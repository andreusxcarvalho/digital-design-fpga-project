==> flow/design.v <==
`timescale 1ns / 1ps
module tick(
    input my_clk_25m,
    input [12:0] pixel_index,
    output reg [15:0] oled_color,
    input flip
    );
    reg [6:0] coordinate_x;
    reg [5:0] coordinate_y; 
    always @(posedge my_clk_25m) begin
        if (!flip) begin
            coordinate_x  = pixel_index % 96;   
            coordinate_y  = pixel_index / 96;   
        end
        else begin
            coordinate_x = 95 - (pixel_index % 96);  
            coordinate_y = 63 - (pixel_index / 96);  
        end
        oled_color = (
            ((coordinate_x >= coordinate_y + 9) && (coordinate_x <= coordinate_y + 14) &&
             (coordinate_x >= 10) && (coordinate_x <= 48) && (coordinate_y >= 10) && (coordinate_y <= 32)) ||
            ((coordinate_x >= 80 - coordinate_y + 9) && (coordinate_x <= 80 - coordinate_y + 14) &&
             (coordinate_x >= 48) && (coordinate_x <= 86) && (coordinate_y >= 32) && (coordinate_y <= 54))
        ) ? 16'b00000_111111_00000 : 16'b00000_000000_00000;
        if (coordinate_x > 10 && coordinate_x <= 85 && coordinate_y >= 10 && coordinate_y <=54) begin
            if ((coordinate_x + 4 == coordinate_y - 10) || (coordinate_x == 94 - coordinate_y)) begin
                oled_color = 16'b00000_111111_00000;
            end
            else begin
                oled_color = 16'b00000_000000_00000;
            end
        end
        else begin 
            oled_color = 16'b00000_000000_00000;
        end
    end
endmodule
# == Tool chain data of tick ==
# What the tools print for tick, step after step.
# Line numbers count from 1 in the design file above.
# Operators carry their Yosys type and port widths (W data, S select, Z words).
# Cell names lack the library's common part.
# Not given: --
# design
top,tick
clock_port,my_clk_25m
lib,sky130hd
corner,tt_025C_1v80

# == After elaboration ==
# Source: Yosys, flattened and elaborated, memories not mapped. Widths are those after wreduce; folded enables and synchronous resets count as part of the registers. Registers that Yosys merges into a memory's read port (data or address) are not register bits. Print and check cells do not count. Equal cells are merged and count once.
# word_totals
reg_bits,16
output_inout_bits,16
wordCells,21
# classes
add_sub_neg,5
div,2
cmp,4
eq_ne,2
n_mux,3
n_reduce_logical,4
# op_table
op,n
$div A13 B7 Y32 const B,1
$mod A13 B7 Y32 const B,1
$eq A7 B32 Y1,1
$eq A8 B32 Y1,1
$mux W11,1
$add A7 B3 Y8 const B,1
$sub A7 B6 Y8 const A,1
$sub A6 B4 Y7 const B,1
$gt A7 B4 Y1 const B,1
$sub A7 B7 Y7 const A,1
$le A7 B7 Y1 const B,1
$mux W7,1
$ge A6 B4 Y1 const B,1
$sub A6 B6 Y6 const A,1
$le A6 B6 Y1 const B,1
$mux W6,1
$logic_and A1 B1 Y1,3
$logic_or A1 B1 Y1,1

# == Longest topological paths ==
# Longest topological path by Yosys (ltp), each cell counted once; first at word level (registers and memories cut), then after technology mapping (sequential cells cut; the memories' decode and read muxes count).
# logic_depth
depth_word,7
ABC_AREA,0
depth_mapped,22
mapped_depth_nobuf,20

# == Mapped cells and area ==
# Source: synth_stat.txt of the flow (Yosys; design flattened, memories mapped). It holds for the ABC_AREA given above (unset counts as 0); a run with the other value may have another netlist.
# Totals and module areas in this step are rounded.
# by_type
cell_type,n
xnor2_1,18
buf_4,16
ha_1,7
nand2_1,22
o21ai_0,15
a21oi_1,14
xor2_1,8
nor2_1,17
o211ai_4,2
nor3_1,8
a211oi_1,5
clkbuf_1,10
nor2b_1,6
or2_2,5
a2111oi_4,1
a2111oi_0,3
a221oi_4,1
inv_1,7
# Not listed: further types 46, cells in them 71.
# mapped
stdcells,236
mapped_area_um2,1630
sequential_area_um2,20.0
ff_cells,1
buf_cells,29

# == Worst setup path after synthesis ==
# Path of least setup slack by OpenSTA after synthesis, without wires, with an ideal clock, recovery checks aside; 20% of the period is set as input and as output delay. Where synthesis merged equal registers, the netlist keeps one of their names.
# synth_timing
path_kind,input port to flip-flop
start,input pixel_index[11]
end,register oled_color[9]
clock_period_ns,7.47
in_delay_ns,1.494
setup_ns,0.079
arrival_ns,5.697
setup_slack_ns,1.694
delay_ns,4.282
driving_pins,19
n_path_buf,2
synth_period_reached_ns,5.776
# "delay_ns" = arrival - input delay + setup time.
# "driving_pins" counts driving pins, that of a launching flip-flop among them; a cell with two outputs on the path counts twice.
# "synth_period_reached_ns" is the clock period less the worst setup slack; recovery checks do not enter. This is arithmetic on one report: input and output delays are still those of the set period (20% each).
# The rows between start and end are the longest chain of elaborated cells between them; the timing report does not say that the signal goes this way. Where chains are equally long, one stands for them.
# Each line given opens the expression or statement behind the cell; cells for indexed reads and writes are added by Yosys, which also makes memories of some case tables.
# A register here has more assigning lines than the two given.
# synth_between
cell_sequence,clkbuf_1 > clkbuf_1 > ha_1 > nand2b_2 > a2111oi_4 > nor2_2 > a221oi_4 > o211ai_4 > a21boi_0 > mux2i_1 > or2_2 > xnor2_1 > ha_1 > xnor2_1 > xnor2_1 > o21ai_0 > or3_1 > a2111o_1 > a211oi_2
elab_chain_len,7
cells_between,20
# synth_rtl
item,line,rtl
start: declaration,4,"input [12:0] pixel_index,"
$mod A13 B7 Y32,16,coordinate_x = 95 - (pixel_index % 96);
$sub A7 B7 Y7,16,
$mux W7,11,if (!flip) begin
$add A7 B3 Y8,26,if ((coordinate_x + 4 == coordinate_y - 10) || (coordinate_x == 94 - coordinate_y)) begin
$eq A8 B32 Y1,26,
$logic_or A1 B1 Y1,26,
$mux W11,26,
end: assignment,19,oled_color = (
end: assignment,27,oled_color = 16'b00000_111111_00000;
end: declaration,5,"output reg [15:0] oled_color,"

# == Worst path after layout ==
# From the final timing report of run 1: the path of least setup slack in the routed layout; clock arrival at registers is part of the times.
# layout_timing
path_kind,input port to flip-flop
start,input pixel_index[11]
end,register oled_color[9]
clock_period_ns,7.03
in_delay_ns,1.41
setup_ns,0.08
arrival_ns,5.35
setup_slack_ns,1.60
driving_pins,19
n_path_buf,2
# The rows between start and end are the longest chain of elaborated cells between them; the timing report does not say that the signal goes this way. Where chains are equally long, one stands for them.
# A register here has more assigning lines than the two given.
# layout_between
cell_sequence,buf_6 > ha_4 > nand2b_4 > a2111oi_4 > buf_4 > o2111ai_1 > and3_1 > and2_4 > a21boi_2 > mux2i_2 > or2_4 > xnor2_4 > ha_4 > xnor2_2 > xnor2_1 > o21ai_1 > or3_1 > a2111o_1 > a211oi_2
elab_chain_len,7
cells_between,20
# layout_rtl
item,line,rtl
start: declaration,4,"input [12:0] pixel_index,"
$mod A13 B7 Y32,16,coordinate_x = 95 - (pixel_index % 96);
$sub A7 B7 Y7,16,
$mux W7,11,if (!flip) begin
$add A7 B3 Y8,26,if ((coordinate_x + 4 == coordinate_y - 10) || (coordinate_x == 94 - coordinate_y)) begin
$eq A8 B32 Y1,26,
$logic_or A1 B1 Y1,26,
$mux W11,26,
end: assignment,19,oled_color = (
end: assignment,27,oled_color = 16'b00000_111111_00000;
end: declaration,5,"output reg [15:0] oled_color,"

# Record of 2 stored runs of the RTL-to-layout flow on tick, platform sky130hd. The runs are unordered. Constraints: input delay and output delay 20% of the set period each, output load 0.01 pF.
# By "worstPathTime_ns" is meant the share of the clock period that the worst setup path is allowed (20% is reserved at inputs, 20% at outputs), minus its slack. Clock arrival times at its registers enter into it.
# "design_power_mw" is the tool's figure for a default switching activity; nothing was simulated.
# Results are given in rounded form.
# Among the settings, - means not set for that run.
run name,period_ns,CORE_UTILIZATION,SETUP_SLACK_MARGIN,CORE_ASPECT_RATIO,CORE_MARGIN,TNS_END_PERCENT,GPL_ROUTABILITY_DRIVEN,MAX_ROUTING_LAYER,CAP_MARGIN,SLEW_MARGIN,CELL_PAD_IN_SITES_GLOBAL_PLACEMENT,ABC_AREA,GPL_TIMING_DRIVEN,CTS_CLUSTER_SIZE,MIN_ROUTING_LAYER,yosys.chip_area_um2,design_die_area_um2,worstPathTime_ns,worst_path_kind,holdWs_ns,ws_setup_ns,setupTns_ns,design_power_mw,fin_util_pct
run 1,7.03,60,2.06,0.6,5,10,1,met4,20,20,-,-,-,-,-,1630,3900,4.02,input port to flip-flop,2.25,1.60,0.000,0.275,82.0
run 2,3.88,62,-0.33,-,2,15,0,met5,20,20,0,0,0,47,met1,1630,3060,4.64,input port to flip-flop,1.55,-1.53,-1.53,0.530,90.9
