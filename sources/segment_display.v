==> flow/design.v <==
`timescale 1ns / 1ps
module segment_display(
input clk_1KHz,
input [3:0] state,  
output reg [3:0] an = 4'b1111,
output reg [6:0] seg = 7'b1111111
);
reg [2:0] step = 3'd1;  
always @ (posedge clk_1KHz)
begin   
    if (state == 4'b0000) 
    begin  
    case (step)
        3'd1: 
        begin  
            an <= 4'b0111;  
            seg <= 7'b1001111;  
            step <= step + 1;  
        end
        3'd2: 
        begin  
            an <= 4'b1011;  
            seg <= 7'b1000000;  
            step <= step + 1;  
        end     
        3'd3: begin  
            an <= 4'b1101;  
            seg <= 7'b1000111;  
            step <= step + 1;  
        end
        3'd4: 
        begin  
            an <= 4'b1110;  
            seg <= 7'b0000110;  
            step <= 3'd1;  
        end
    endcase
    end
else if (state == 4'b0001) 
begin  
    case (step)
        3'd1: begin  
            an <= 4'b0111;  
            seg <= 7'b0001001;  
            step <= step + 1;  
        end
        3'd2: begin  
            an <= 4'b1011;  
            seg <= 7'b1000000;  
            step <= step + 1;  
        end     
        3'd3: begin  
            an <= 4'b1101;  
            seg <= 7'b1000111;  
            step <= step + 1;  
        end
        3'd4: begin  
            an <= 4'b1110;  
            seg <= 7'b0001000;  
            step <= 3'd1;  
            end
    endcase  
end
else if (state == 4'b0110)  
begin  
    case (step)
        3'd1: begin  
            an <= 4'b0111;  
            seg <= 7'b1000000;  
            step <= step + 1;  
        end
        3'd2: begin  
            an <= 4'b1011;  
            seg <= 7'b1000001;  
            step <= step + 1;  
        end     
        3'd3: begin  
            an <= 4'b1101;  
            seg <= 7'b0000110;  
            step <= step + 1;  
        end
        3'd4: begin  
            an <= 4'b1110;  
            seg <= 7'b0101111;  
            step <= 3'd1;  
            end
    endcase
    end 
else
    begin
            an <= 4'b1111;         
            seg <= 7'b1111111;     
            step = 3'd1;    
    end 
end
endmodule
# Step by step through the tools: segment_display
# What the tools print for segment_display, step after step.
# Line numbers count from 1 in the design file above.
# Cell names lack the library's common part.
setup:
  top: "segment_display"
  clk_port: "clk_1KHz"
  cell_library: "sky130hd"
  corner: "tt_025C_1v80"

# Word level
# Counts by Yosys on the flattened word-level netlist (proc, flatten, opt, wreduce; memories kept). Register bits leave out memories and registers merged into their read ports (data or address). Print and check cells are left out. Cells with the same type and inputs are merged into one.
classes:
  n_addsub: 1
  equal: 9
  muxes: 14
  reduce_logical: 3
ops:
  columns: ["cell", "n"]
  rows:
  - ["7-bit case mux with 4-bit select", 3]
  - ["7-bit two-way mux", 3]
  - ["4-bit case mux with 4-bit select", 1]
  - ["5-bit by 1-bit inequality test with 1-bit output (second input constant)", 3]
  - ["4-bit two-way mux", 3]
  - ["3-bit two-way mux", 3]
  - ["3-bit by 2-bit equality test with 1-bit output (second input constant)", 2]
  - ["3-bit case mux with 2-bit select", 1]
  - ["4-bit by 1-bit equality test with 1-bit output (second input constant)", 1]
  - ["4-bit by 3-bit equality test with 1-bit output (second input constant)", 1]
  - ["4-bit logical NOT", 1]
  - ["3-bit by 1-bit adder with 3-bit output (second input constant)", 1]
  - ["3-bit by 1-bit equality test with 1-bit output (second input constant)", 1]
  - ["3-bit equality test (second input constant)", 1]
  - ["3-bit AND reduction", 1]
  - ["3-bit OR reduction", 1]
word_totals:
  reg_bits: 14
  in_bits: 5
  output_inout_bits: 11
  word_cells: 30

# Depth
# Depth = most cells in a row (Yosys ltp): at word level without a register or memory, in the mapped netlist without a sequential cell, where the memories' decode and read muxes count.
depth:
  depth_word: 6
  ABC_AREA: 0
  depth_mapped: 6
  mapped_depth_nobuf: 5

# Mapped cells and area
# Source: synth_stat.txt of the flow (Yosys; design flattened, memories mapped). It holds for the ABC_AREA given above (unset counts as 0); a run with the other value may have another netlist.
# The area totals of this step are shown rounded.
types:
  columns: ["type", "n", "area_total_um2"]
  rows:
  - ["edfxtp_1", 6, 180.173]
  - ["dfxtp_1", 7, 140.134]
  - ["ha_1", 4, 50.048]
  - ["o211ai_1", 5, 37.536]
  - ["o21ai_0", 6, 30.029]
  - ["inv_1", 5, 18.768]
  - ["a21oi_1", 3, 15.014]
  - ["nand3_1", 3, 15.014]
  - ["o21a_1", 2, 15.014]
  - ["a211oi_2", 1, 12.512]
  - ["or2_1", 2, 12.512]
  - ["or3_1", 2, 12.512]
  - ["nand4bb_1", 1, 11.261]
  - ["nor2_1", 3, 11.261]
  - ["mux2i_1", 1, 10.01]
  - ["nor3_1", 2, 10.01]
  - ["o211a_1", 1, 10.01]
  - ["o221ai_1", 1, 8.758]
# Not listed: further types 15, cells in them 16.
synth_totals:
  stdcells: 71
  synth_area_mm2: 0.000704
  seqArea_mm2: 0.00032
  ffs: 13
  buf_cells: 3

# Timing after synthesis
# OpenSTA on the mapped netlist: ideal clock, no wires. The path of least setup slack (recovery checks aside). Input and output delay are each 20% of the period. Register names are those of the netlist, which keeps one name where synthesis merged equal registers.
synth_timing:
  kind: "register -> register"
  start: "reg step[0]"
  end: "reg seg[0]"
  clock_period_ns: 2.46
  setup_time_ns: 0.332
  launch_ns: 0.000
  arrival_ns: 1.457
  required_ns: 2.128
  slack_ns: 0.672
  path_delay_ns: 1.789
  driving_pins: 6
  path_buffers: 0
  synth_period_reached_ns: 1.788
# "path_delay_ns" = arrival - input delay + setup time.
# "driving_pins": output pins that drive a net of the path, with the launching flip-flop's if there is one; two outputs of one cell count as two.
# "synth_period_reached_ns" is the clock period less the worst setup slack; recovery checks do not enter. This is arithmetic on one report: input and output delays are still those of the set period (20% each).
# The rows between start and end are the longest chain of elaborated cells between them; the timing report does not say that the signal goes this way. Where chains are equally long, one stands for them.
# Each line given opens the expression or statement behind the cell; cells for indexed reads and writes are added by Yosys, which also makes memories of some case tables.
# At most two assigning lines are given for a register; there are more.
# The path ends at the enable pin of a flip-flop; only ways to that pin are counted.
synth_between:
  cell_sequence: "dfxtp_1 -> inv_1 -> ha_1 -> and2_0 -> a211oi_2 -> o21ai_0"
  elab_chain_cells: 3
  cone_cells: 8
  cone_classes: "eq/ne: 7; reduce/logical: 1"
synth_lines:
  columns: ["element", "line_no", "source"]
  rows:
  - ["from (decl)", 8, "reg [2:0] step = 3'd1;"]
  - ["from (assign)", 18, "step <= step + 1;"]
  - ["from (assign)", 24, "step <= step + 1;"]
  - ["3-bit equality test", 13, "case (step)"]
  - ["5-bit by 1-bit inequality test with 1-bit output", null, null]
  - ["3-bit AND reduction", null, null]
  - ["to (assign)", 17, "seg <= 7'b1001111;"]
  - ["to (assign)", 23, "seg <= 7'b1000000;"]
  - ["to (decl)", 6, "output reg [6:0] seg = 7'b1111111"]

# Worst path after layout
# From the final timing report of flow run B: the path of least setup slack in the routed layout; clock arrival at registers is part of the times.
layout_timing:
  kind: "register -> register"
  start: "reg step[0]"
  end: "reg seg[2]"
  clock_period_ns: 1.6
  setup_time_ns: 0.25
  launch_ns: 0.29
  arrival_ns: 1.65
  required_ns: 1.64
  slack_ns: -0.01
  driving_pins: 6
  path_buffers: 0
# The rows between start and end are the longest chain of elaborated cells between them; the timing report does not say that the signal goes this way. Where chains are equally long, one stands for them.
# At most two assigning lines are given for a register; there are more.
# The path ends at the data pin of a flip-flop with enable; ways to the enable are not counted.
layout_between:
  cell_sequence: "dfxtp_2 -> inv_2 -> ha_4 -> and2_4 -> o21a_1 -> or4_1"
  elab_chain_cells: 5
  cone_cells: 10
  cone_classes: "eq/ne: 4; mux: 6"
layout_lines:
  columns: ["element", "line_no", "source"]
  rows:
  - ["from (decl)", 8, "reg [2:0] step = 3'd1;"]
  - ["from (assign)", 18, "step <= step + 1;"]
  - ["from (assign)", 24, "step <= step + 1;"]
  - ["3-bit equality test", 66, "case (step)"]
  - ["7-bit case mux with 4-bit select", 66, null]
  - ["7-bit two-way mux", 64, "else if (state == 4'b0110)"]
  - ["7-bit two-way mux", 39, "else if (state == 4'b0001)"]
  - ["7-bit two-way mux", 11, "if (state == 4'b0000)"]
  - ["to (assign)", 17, "seg <= 7'b1001111;"]
  - ["to (assign)", 23, "seg <= 7'b1000000;"]
  - ["to (decl)", 6, "output reg [6:0] seg = 7'b1111111"]

# Measured data: module segment_display, platform sky130hd, 2 stored runs of the flow under differing settings, order arbitrary. Input and output delays are each 20% of the period that was set; the output load is 0.01 pF.
# "clock_period_reached_ns" means the clock period less the worst setup slack. The figure is calculated, with input and output delays left at 20% of the set period.
# "worst_path_time_ns" is the time allowed to the run's worst setup path (the clock period less input and output delay, where it has them) less its slack. Clock arrival times count: a late capture clock shortens it, a late launch clock lengthens it.
# Results are given in rounded form.
runs:
  - name: "flow run A"
    settings:
      period_ns: 3.13
      CORE_UTILIZATION: 53
      SETUP_SLACK_MARGIN: -0.28
      PLACE_DENSITY_LB_ADDON: 0.11
      CORE_ASPECT_RATIO: 1.96
      ABC_AREA: 0
      GPL_ROUTABILITY_DRIVEN: 0
      CTS_CLUSTER_SIZE: 57
      MIN_ROUTING_LAYER: "met2"
      CAP_MARGIN: 20
      CORE_MARGIN: 2
      SLEW_MARGIN: 20
    outcome: "stopped before the end: floorplanning reported PDN-0185"
  - name: "flow run B"
    settings:
      period_ns: 1.6
      CORE_UTILIZATION: 19
      SETUP_SLACK_MARGIN: 0.13
      PLACE_DENSITY: 0.9
      CORE_ASPECT_RATIO: 1.07
      CELL_PAD_IN_SITES_GLOBAL_PLACEMENT: 2
      CELL_PAD_IN_SITES_DETAIL_PLACEMENT: 0
      TNS_END_PERCENT: 25
      GPL_TIMING_DRIVEN: 1
      GPL_ROUTABILITY_DRIVEN: 1
      SLEW_MARGIN: 35
      MIN_ROUTING_LAYER: "met1"
      CAP_MARGIN: 20
      CORE_MARGIN: 2
    results:
      synthArea_mm2: 0.000704
      die_mm2: 0.00421
      finalCellArea_mm2: 0.00124
      ws_setup_ns: -0.008
      setupTns_ns: -0.008
      ws_hold_ns: 0.498
      clock_period_reached_ns: 1.608
      worst_path_time_ns: 1.61
      worst_path_kind: "register -> register"
